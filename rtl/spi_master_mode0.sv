==> flow/design.v <==
module spi_master_mode0 (
    input  logic        clk,
    input  logic        rst,
    input  logic        start,
    input  logic [7:0]  data2send,
    input  logic        miso,
    output logic        done,
    output logic        sclk,
    output logic        mosi,
    output logic        cs,
    output logic [7:0]  data2receive
);
    typedef enum logic [2:0] {
        IDLE, ASSERT_CS, LOAD_BIT, SCLK_LOW, SCLK_HIGH, NEXT_BIT, FINISH
    } state_t;
    state_t state, next_state;
    logic [7:0] shift_reg;
    logic [7:0] recv_reg;
    logic [2:0] bit_cnt;
    logic done_reg;
    logic sclk_reg;
    logic mosi_reg;
    logic cs_reg;
    assign done         = done_reg;
    assign sclk         = sclk_reg;
    assign mosi         = mosi_reg;
    assign cs           = cs_reg;
    assign data2receive = recv_reg;
    always_ff @(posedge clk or posedge rst) begin
        if (rst) begin
            state     <= IDLE;
            shift_reg <= 8'b0;
            recv_reg  <= 8'b0;
            bit_cnt   <= 3'd7;
            sclk_reg  <= 1'b0;
            mosi_reg  <= 1'b0;
            cs_reg    <= 1'b1;   
            done_reg  <= 1'b0;
        end else begin
            state <= next_state;
            case (state)
                IDLE: begin
                    done_reg <= 1'b0;
                end
                ASSERT_CS: begin
                    cs_reg    <= 1'b0;          
                    shift_reg <= data2send;
                    bit_cnt   <= 3'd7;
                end
                LOAD_BIT: begin
                    mosi_reg <= shift_reg[7];  
                end
                SCLK_LOW: begin
                    sclk_reg <= 1'b0;
                end
                SCLK_HIGH: begin
                    sclk_reg <= 1'b1;
                    recv_reg <= {recv_reg[6:0], miso};  
                end
                NEXT_BIT: begin
                    shift_reg <= {shift_reg[6:0], 1'b0};  
                    bit_cnt   <= bit_cnt - 1;
                end
                FINISH: begin
                    cs_reg   <= 1'b1;   
                    done_reg <= 1'b1;
                end
            endcase
        end
    end
    always_comb begin
        next_state = state;
        case (state)
            IDLE:        next_state = start ? ASSERT_CS : IDLE;
            ASSERT_CS:   next_state = LOAD_BIT;
            LOAD_BIT:    next_state = SCLK_LOW;
            SCLK_LOW:    next_state = SCLK_HIGH;
            SCLK_HIGH:   next_state = NEXT_BIT;
            NEXT_BIT:    next_state = (bit_cnt == 0) ? FINISH : LOAD_BIT;
            FINISH:      next_state = IDLE;
        endcase
    end
endmodule
---- From RTL to reports: spi_master_mode0 ----
What the tools print for spi_master_mode0, step after step.
Lines are those of the file above, counted from 1.
Operators carry their Yosys type and port widths (W data, S select, Z words).
Cell names lack the library's common part.
Not given: --
set-up
  top module .............................. spi_master_mode0
  clock input ............................. clk
  library ................................. sky130hd
  library corner .......................... tt_025C_1v80

---- Word level ----
Yosys after proc, flatten, opt, wreduce and memory -nomap, before mapping. Memory bits, and registers merged into a memory's read port (data or address), are not among the register bits. Print and check cells are not counted. Equal cells are merged and count once.
operators by class
  equal/unequal tests ..................... 6
  multiplexer cells ....................... 8
  $add $sub $neg .......................... 1
  reductions and logical operators ........ 7
operator list
  kind                   count
  $pmux W3 S7            1
  $pmux W8 S2            1
  $eq A3 B3 Y1 const B   3
  $reduce_bool A2 Y1     4
  $reduce_bool A7 Y1     1
  $eq A3 B2 Y1 const B   2
  $logic_not A3 Y1       2
  $pmux W3 S2            1
  $pmux W1 S2            3
  $sub A3 B1 Y3 const B  1
  $eq A3 B1 Y1 const B   1
  $mux W3                1
  $mux W1                1
storage and ports
  elaborated cells ........................ 30
  input port bits ......................... 12
  output and inout port bits .............. 12
  bits in registers ....................... 26

---- Depth ----
Yosys ltp: most cells in a row. Word level: on the elaborated netlist, between registers, memories and ports. Mapped: between sequential cells and ports; inverters and the memories' decode and read muxes count.
depth
  depth after elaboration ................. 3
  ABC_AREA ................................ 0
  gate-level depth with buffers ........... 4
  gate-level depth less buffers ........... 4

---- Mapped cells and area ----
Source: synth_stat.txt of the flow (Yosys; design flattened, memories mapped). It holds for the ABC_AREA given above (unset counts as 0); a run with the other value may have another netlist.
cell types
  cell type  count
  dfrtp_1    25
  dfstp_2    5
  mux2_2     9
  mux2i_1    8
  inv_1      7
  nand2_1    7
  ha_1       2
  a21o_1     3
  buf_12     1
  o21ai_1    4
  a21oi_1    3
  buf_2      3
  nor3_1     3
  o21ai_0    3
  buf_6      1
  a21o_2     1
  xnor2_1    1
  nor2_1     2
Other cell types: 3; their cells: 3.
mapped netlist
  cell count .............................. 91
  cell area after synthesis ............... 1,194.9 um^2
  flip-flop cells ......................... 30
  sequential part of the area ............. 757.0 um^2

---- Timing after synthesis ----
Source: OpenSTA report_checks on the synthesized netlist (no wires, ideal clock, input and output delay 20% of the period each), path of least setup slack; recovery checks are left aside. Register names are those of the netlist, which keeps one name where synthesis merged equal registers.
timing path after synthesis
  path type ............................... reg-to-reg
  from .................................... register bit_cnt[0]
  to ...................................... register bit_cnt[2]
  data required time ...................... 1,037 ps
  path buffers ............................ 0
  setup slack ............................. 38 ps
  stages .................................. 5
  clock period ............................ 1,110 ps
  time at the first pin ................... 0 ps
  arrival time ............................ 999 ps
  path delay .............................. 1,072 ps
  synthesis period reached ................ 1,072 ps
"path delay" = arrival - input delay + setup time.
"stages": output pins that drive a net of the path, with the launching flip-flop's if there is one; two outputs of one cell count as two.
"synthesis period reached" is the clock period less the worst setup slack; recovery checks do not enter. This is arithmetic on one report: input and output delays are still those of the set period (20% each).
The rows between start and end are the longest chain of elaborated cells between them; the timing report does not say that the signal goes this way. Where chains are equally long, one stands for them.
Each line given opens the expression or statement behind the cell; cells for indexed reads and writes are added by Yosys, which also makes memories of some case tables.
At most two assigning lines are given for a register; there are more.
between the ends, after synthesis
  path through ............................ dfstp_2 -> inv_1 -> ha_1 -> xnor2_1 -> a21oi_1
  cells in the longest elaborated chain ... 2
ends and longest elaborated chain, after synthesis
  item             line  source
  start, declared  19    logic [2:0] bit_cnt;
  start, assigned  34    bit_cnt   <= 3'd7;
  start, assigned  62    bit_cnt   <= bit_cnt - 1;
  $sub A3 B1 Y3    62
  $pmux W3 S2      41    case (state)
  end, assigned    34
  end, assigned    62
  end, declared    19

---- Worst path after layout ----
Path of least setup slack in the final report of job 2 (OpenROAD, finished layout, wires in). Where an end is a register, its clock arrival counts in the times.
The path's times are printed in steps of 10 ps; the period is the one set.
timing path post-layout
  path type ............................... reg-to-output
  from .................................... register cs_reg
  to ...................................... output cs
  clock period ............................ 1,080 ps
  data required time ...................... 860 ps
  setup slack ............................. -110 ps
  stages .................................. 2
  time at the first pin ................... 320 ps
  arrival time ............................ 970 ps
  path buffers ............................ 1
  external output delay ................... 220 ps
At most two assigning lines are given for a register; there are more.
between the ends, post-layout
  path through ............................ dfstp_2 -> buf_6
  cells in the longest elaborated chain ... 0
ends and longest elaborated chain, post-layout
  item             line  source
  start, declared  23    logic cs_reg;
  start, assigned  37    cs_reg    <= 1'b1;
  start, assigned  46    cs_reg    <= 1'b0;
  end, declared    10    output logic        cs,

FLOW RESULTS
============

Record of 2 stored runs of the RTL-to-layout flow on spi_master_mode0, platform sky130hd. The runs are unordered. Constraints: input delay and output delay 20% of the set period each, output load 0.01 pF.
"period reached": clock period set for the run, less the worst setup slack. It is reckoned from that one timing run; input and output delays stay at 20% of the period that was set.

======== job 1 ========
==> flow/run.sh <==
#!/bin/bash
# the make line also repeats the synthesis and layout settings of config.mk as NAME=value (left out here)
make -C /OpenROAD-flow-scripts/flow DESIGN_CONFIG=/design/flow/config.mk WORK_HOME=/design/flow/orfs CLKGATE_MAP_FILE= finish
==> flow/config.mk <==
export PLATFORM = sky130hd
export DESIGN_NAME = spi_master_mode0
export DESIGN_NICKNAME = spi_master_mode0
export VERILOG_FILES = /design/flow/design.v
export SDC_FILE = /design/flow/constraint.sdc
export NUM_CORES = 4
export LEC_CHECK = 0
export CAP_MARGIN = 15
export CELL_PAD_IN_SITES_GLOBAL_PLACEMENT = 3
export CORE_MARGIN = 2
export CORE_UTILIZATION = 52
export CTS_CLUSTER_DIAMETER = 346
export CTS_CLUSTER_SIZE = 90
export GPL_ROUTABILITY_DRIVEN = 1
export MIN_ROUTING_LAYER = met2
export PLACE_DENSITY = 0.73
export SLEW_MARGIN = 20
export TNS_END_PERCENT = 35
==> flow/constraint.sdc <==
create_clock -name core_clock -period 1.59 [get_ports {clk}]
set_input_delay 0.3180 -clock core_clock [delete_from_list [all_inputs] [get_ports {clk}]]
set_output_delay 0.3180 -clock core_clock [all_outputs]
set_load 0.01 [all_outputs]

-------- job 1 --------
  no results, placement failed with GPL-0301

======== job 2 ========
==> flow/run.sh <==
#!/bin/bash
# the make line also repeats the synthesis and layout settings of config.mk as NAME=value (left out here)
make -C /OpenROAD-flow-scripts/flow DESIGN_CONFIG=/design/flow/config.mk WORK_HOME=/design/flow/orfs CLKGATE_MAP_FILE= finish
==> flow/config.mk <==
export PLATFORM = sky130hd
export DESIGN_NAME = spi_master_mode0
export DESIGN_NICKNAME = spi_master_mode0
export VERILOG_FILES = /design/flow/design.v
export SDC_FILE = /design/flow/constraint.sdc
export NUM_CORES = 4
export LEC_CHECK = 0
export CAP_MARGIN = 20
export CORE_ASPECT_RATIO = 0.99
export CORE_MARGIN = 9
export CORE_UTILIZATION = 61
export MAX_ROUTING_LAYER = met4
export MIN_ROUTING_LAYER = met1
export PLACE_DENSITY_LB_ADDON = 0.23
export SETUP_SLACK_MARGIN = -0.0
export SLEW_MARGIN = 20
==> flow/constraint.sdc <==
create_clock -name core_clock -period 1.08 [get_ports {clk}]
set_input_delay 0.2160 -clock core_clock [delete_from_list [all_inputs] [get_ports {clk}]]
set_output_delay 0.2160 -clock core_clock [all_outputs]
set_load 0.01 [all_outputs]

-------- measured, job 2 --------
  mapped cell area after synthesis ........ 1,194.9 um^2
  period reached .......................... 1,186 ps
  setup slack of the worst path ........... -106 ps
  post-route setup TNS .................... -189 ps
  utilization ............................. 92.2%
  overall die area ........................ 3,875.9 um^2
