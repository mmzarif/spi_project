==> flow/design.v <==
module spi_slave (
    input logic clk,  
    input logic rst,
    input logic sclk,
    input logic cs,
    input logic mosi,
    output logic miso,  
    output logic done,
    output logic [7:0] received_data  
);
    logic sclk_delayed;
    logic sclk_rising;  
    logic sclk_falling;  
    logic [7:0] shift_reg_in;
    logic [7:0] shift_reg_out;  
    logic [2:0] bit_count;  
    typedef enum logic [1:0] {
        IDLE = 2'b00,
        RECEIVING = 2'b01,
        DONE = 2'b10
    } state_t;
    state_t current_state, next_state;
    always_ff @(posedge clk or posedge rst) begin
        if (rst) begin
            current_state <= IDLE;
            sclk_delayed <= 1'b0;
            bit_count <= 3'b0;  
            shift_reg_in <= 8'b0;  
            shift_reg_out <= 8'hA5;  
            miso <= 1'b0;  
            done <= 1'b0;  
        end else begin
            current_state <= next_state;
            sclk_delayed <= sclk;  
            case (current_state)
                IDLE: begin
                    bit_count <= 3'b0;  
                    shift_reg_out <= 8'hA5;  
                end
                RECEIVING: begin
                    if (sclk_rising) begin  
                        shift_reg_in <= {shift_reg_in[6:0], mosi};  
                        bit_count <= bit_count + 1;  
                    end
                    if (sclk_falling) begin  
                        miso <= shift_reg_out[7];  
                        shift_reg_out <= {shift_reg_out[6:0], 1'b0};  
                    end
                end
                DONE: begin
                    received_data <= shift_reg_in;  
                end
            endcase
            done <= (current_state == DONE);  
        end
    end
    assign sclk_rising = (sclk && !sclk_delayed);  
    assign sclk_falling = (!sclk && sclk_delayed);  
    always_comb begin
        next_state = current_state;  
        case (current_state)
            IDLE: begin
                if (!cs)  
                    next_state = RECEIVING;  
            end
            RECEIVING: begin
                if (bit_count == 3'd7 && sclk_rising)  
                    next_state = DONE;  
            end
            DONE: begin
                if (cs)  
                    next_state = IDLE;
            end
            default: begin
                next_state = IDLE;  
            end
        endcase
    end
endmodule
Reports on spi_slave
What the tools print for spi_slave, step after step.
Lines are those of the file above, counted from 1.
Operators carry their Yosys type and port widths (W data, S select, Z words).
Cell names lack the library's common part.
Not given: --
- top module: spi_slave
- clock: clk
- cell library: sky130hd
- corner: tt_025C_1v80

Word level
Counts by Yosys on the flattened word-level netlist (proc, flatten, opt, wreduce; memories kept). Register bits leave out memories and registers merged into their read ports (data or address). Print and check cells are left out. Cells with the same type and inputs are merged into one.
- register bits at 32
- noted latch bits: 0
- memory bits (writable) at 0
- noted bits in read-only memories: 0
- noted clocked read ports x word width: 0
- noted memories: 0
- output and inout port bits at 10
- noted add/sub/neg operators: 1
- noted multipliers: 0
- noted div/mod/pow operators: 0
- noted $lt $le $gt $ge: 0
- eq/ne operators: 8
- noted shifts and indexed selects: 0
- muxes and demuxes at 8
- bitwise logic cells at 1
- reductions and logical operators: 13
- operators with widths (cell ; number):
    $pmux W8 S2 ; 1
    $ne A2 B2 Y1 const B ; 5
    $reduce_and A2 Y1 ; 5
    $mux W8 ; 1
    $pmux W3 S2 ; 1
    $pmux W2 S3 ; 1
    $mux W2 ; 3
    $logic_and A1 B1 Y1 ; 3
    $add A3 B1 Y3 const B ; 1
    $eq A3 B3 Y1 const B ; 1
    $reduce_and A3 Y1 ; 1
    $mux W3 ; 1
    $logic_not A1 Y1 ; 2
    $eq A2 B1 Y1 const B ; 1
    $eq A2 B2 Y1 const B ; 1
    $logic_not A2 Y1 ; 1
    $reduce_bool A2 Y1 ; 1
    $not A1 Y1 ; 1

Longest topological paths
Longest topological path by Yosys (ltp), each cell counted once; first at word level (registers and memories cut), then after technology mapping (sequential cells cut; the memories' decode and read muxes count).
- noted depth after elaboration: 5
- noted ABC_AREA: 0
- mapped depth at 5
- depth with buffers taken out at 5

Synthesis result
The flow's flattened synthesis, as Yosys stat reports it; memories are mapped. The netlist is that of the ABC_AREA named above (0 if unset); the other value can give another one.
Totals and module areas in this step are rounded.
- cells by type (type ; number ; total area (um^2)):
    dfrtp_1 ; 20 ; 500.48
    edfxtp_1 ; 8 ; 240.23
    dfstp_2 ; 5 ; 131.376
    nand2_1 ; 29 ; 108.854
    nand3_1 ; 12 ; 60.058
    mux2i_1 ; 3 ; 30.029
    ha_1 ; 2 ; 25.024
    buf_6 ; 2 ; 22.522
    a21oi_1 ; 4 ; 20.019
    inv_1 ; 5 ; 18.768
    a22o_1 ; 2 ; 17.517
    nor2_1 ; 4 ; 15.014
    nor3_1 ; 3 ; 15.014
    and3b_4 ; 1 ; 12.512
    o22ai_1 ; 2 ; 12.512
    mux2_1 ; 1 ; 11.261
    mux2_2 ; 1 ; 11.261
    buf_2 ; 2 ; 10.01
Other cell types: 7; their cells: 7.
- cells in the netlist at 113
- noted mapped area: 1313 um^2
- sequential area at 872.1 um^2
- mapped flip-flops at 33
- noted buffer cells: 5

Path before layout
Path of least setup slack by OpenSTA after synthesis, without wires, with an ideal clock, recovery checks aside; 20% of the period is set as input and as output delay. Where synthesis merged equal registers, the netlist keeps one of their names.
- path kind: register -> register
- start: register current_state
- end: register bit_count[0]
- noted clock period: 1.31 ns
- launch time at the first pin at 0.000 ns
- arrival at 1.083 ns
- noted required time: 1.185 ns
- slack at 0.102 ns
- noted path delay: 1.208 ns
- noted stages: 4
- noted path buffers: 1
- synthesis period reached: 1.208 ns
"path delay" is the arrival time less input delay plus setup time.
"stages": output pins that drive a net of the path, with the launching flip-flop's if there is one; two outputs of one cell count as two.
"synthesis period reached" is the clock period less the worst setup slack; recovery checks do not enter. This is arithmetic on one report: input and output delays are still those of the set period (20% each).
An end named without its bit number is one bit of that signal or, where synthesis recoded a state register, one of its new flip-flops.
A register here has more assigning lines than the two given.
- path through: dfstp_2 > clkbuf_1 > a21oi_2 > mux2_2
- RTL lines, path after synthesis (item ; line ; RTL):
    from (decl) ; 22 ; state_t current_state, next_state;
    from (assign) ; 25 ; current_state <= IDLE;
    from (assign) ; 33 ; current_state <= next_state;
    to (assign) ; 27 ; bit_count <= 3'b0;
    to (assign) ; 43 ; bit_count <= bit_count + 1;
    to (decl) ; 16 ; logic [2:0] bit_count;
Chain of elaborated cells between the ends: none given.

Worst path after layout
Path of least setup slack in the final report of job 1 (OpenROAD, finished layout, wires in). Where an end is a register, its clock arrival counts in the times.
- path kind: register -> register
- start: register sclk_delayed
- end: register bit_count[0]
- noted clock period: 0.754 ns
- launch time at the first pin at 0.33 ns
- arrival at 1.37 ns
- noted required time: 0.98 ns
- slack at -0.39 ns
- noted stages: 4
- noted path buffers: 0
Between the ends stands the longest chain of elaborated cells between them, by number of cells; it is not shown to be the way that was timed. Of several equally long chains one is given.
A line is the first line of the expression or statement that the cell stems from. Yosys adds cells for indexed reads and writes and turns some case tables into memories.
A register here has more assigning lines than the two given.
- path through: dfrtp_1 > and3b_4 > a21oi_2 > mux2_4
- noted cells in the longest elaborated chain: 4
- RTL lines, path after layout (item ; line ; RTL):
    from (decl) ; 11 ; logic sclk_delayed;
    from (assign) ; 26 ; sclk_delayed <= 1'b0;
    from (assign) ; 34 ; sclk_delayed <= sclk;
    $logic_not A1 Y1 ; 57 ; assign sclk_rising = (sclk && !sclk_delayed);
    $logic_and A1 B1 Y1 ; 57 ;
    $mux W3 ; 41 ; if (sclk_rising) begin
    $pmux W3 S2 ; 35 ; case (current_state)
    to (assign) ; 37 ; bit_count <= 3'b0;
    to (assign) ; 43 ; bit_count <= bit_count + 1;
    to (decl) ; 16 ; logic [2:0] bit_count;

FLOW RESULTS
============

Stored flow runs of spi_slave (2 of them; Yosys, OpenROAD, sky130hd). They differ in their settings and are not a sequence. Constraints: input delay and output delay 20% of the set period each, output load 0.01 pF.
By "achieved period" is meant the clock period of the run minus its worst setup slack. This is arithmetic on one report: input and output delays are still those of the set period (20% each).
By "worst setup path time" is meant the share of the clock period that the worst setup path is allowed (20% is reserved at inputs, 20% at outputs), minus its slack. Clock arrival times at its registers enter into it.
The results are shown rounded.

Job 1

==> flow/run.sh <==
#!/bin/bash
# the make line also repeats the synthesis and layout settings of config.mk as NAME=value (left out here)
make -C /OpenROAD-flow-scripts/flow DESIGN_CONFIG=/design/flow/config.mk WORK_HOME=/design/flow/orfs CLKGATE_MAP_FILE= finish
==> flow/config.mk <==
export PLATFORM = sky130hd
export DESIGN_NAME = spi_slave
export DESIGN_NICKNAME = spi_slave
export VERILOG_FILES = /design/flow/design.v
export SDC_FILE = /design/flow/constraint.sdc
export NUM_CORES = 4
export LEC_CHECK = 0
export CAP_MARGIN = 20
export CORE_ASPECT_RATIO = 1.05
export CORE_MARGIN = 2
export CORE_UTILIZATION = 54
export CTS_CLUSTER_SIZE = 65
export GPL_ROUTABILITY_DRIVEN = 0
export PLACE_DENSITY = 0.66
export SETUP_SLACK_MARGIN = 0.19
export SLEW_MARGIN = 20
==> flow/constraint.sdc <==
create_clock -name core_clock -period 0.754 [get_ports {clk}]
set_input_delay 0.1508 -clock core_clock [delete_from_list [all_inputs] [get_ports {clk}]]
set_output_delay 0.1508 -clock core_clock [all_outputs]
set_load 0.01 [all_outputs]

Measured in job 1:
- overall die area: 2841 um^2
- chip area after synthesis (Yosys) at 1313 um^2
- achieved period: 1.143 ns
- worst setup slack after layout: -0.389 ns
- noted the utilization of the finished layout: 77.7 %
- worst setup path time at 1.14 ns
- critical path type: register -> register

Job 2

==> flow/run.sh <==
#!/bin/bash
# the make line also repeats the synthesis and layout settings of config.mk as NAME=value (left out here)
make -C /OpenROAD-flow-scripts/flow DESIGN_CONFIG=/design/flow/config.mk WORK_HOME=/design/flow/orfs CLKGATE_MAP_FILE= finish
==> flow/config.mk <==
export PLATFORM = sky130hd
export DESIGN_NAME = spi_slave
export DESIGN_NICKNAME = spi_slave
export VERILOG_FILES = /design/flow/design.v
export SDC_FILE = /design/flow/constraint.sdc
export NUM_CORES = 4
export LEC_CHECK = 0
export CAP_MARGIN = 20
export CORE_MARGIN = 2
export CORE_UTILIZATION = 40
export SLEW_MARGIN = 20
==> flow/constraint.sdc <==
create_clock -name core_clock -period 1.07 [get_ports {clk}]
set_input_delay 0.2140 -clock core_clock [delete_from_list [all_inputs] [get_ports {clk}]]
set_output_delay 0.2140 -clock core_clock [all_outputs]
set_load 0.01 [all_outputs]

Measured in job 2:
- overall die area: 3755 um^2
- chip area after synthesis (Yosys) at 1313 um^2
- achieved period: 1.142 ns
- worst setup slack after layout: -0.072 ns
- noted the utilization of the finished layout: 55.0 %
- worst setup path time at 1.14 ns
- critical path type: register -> register
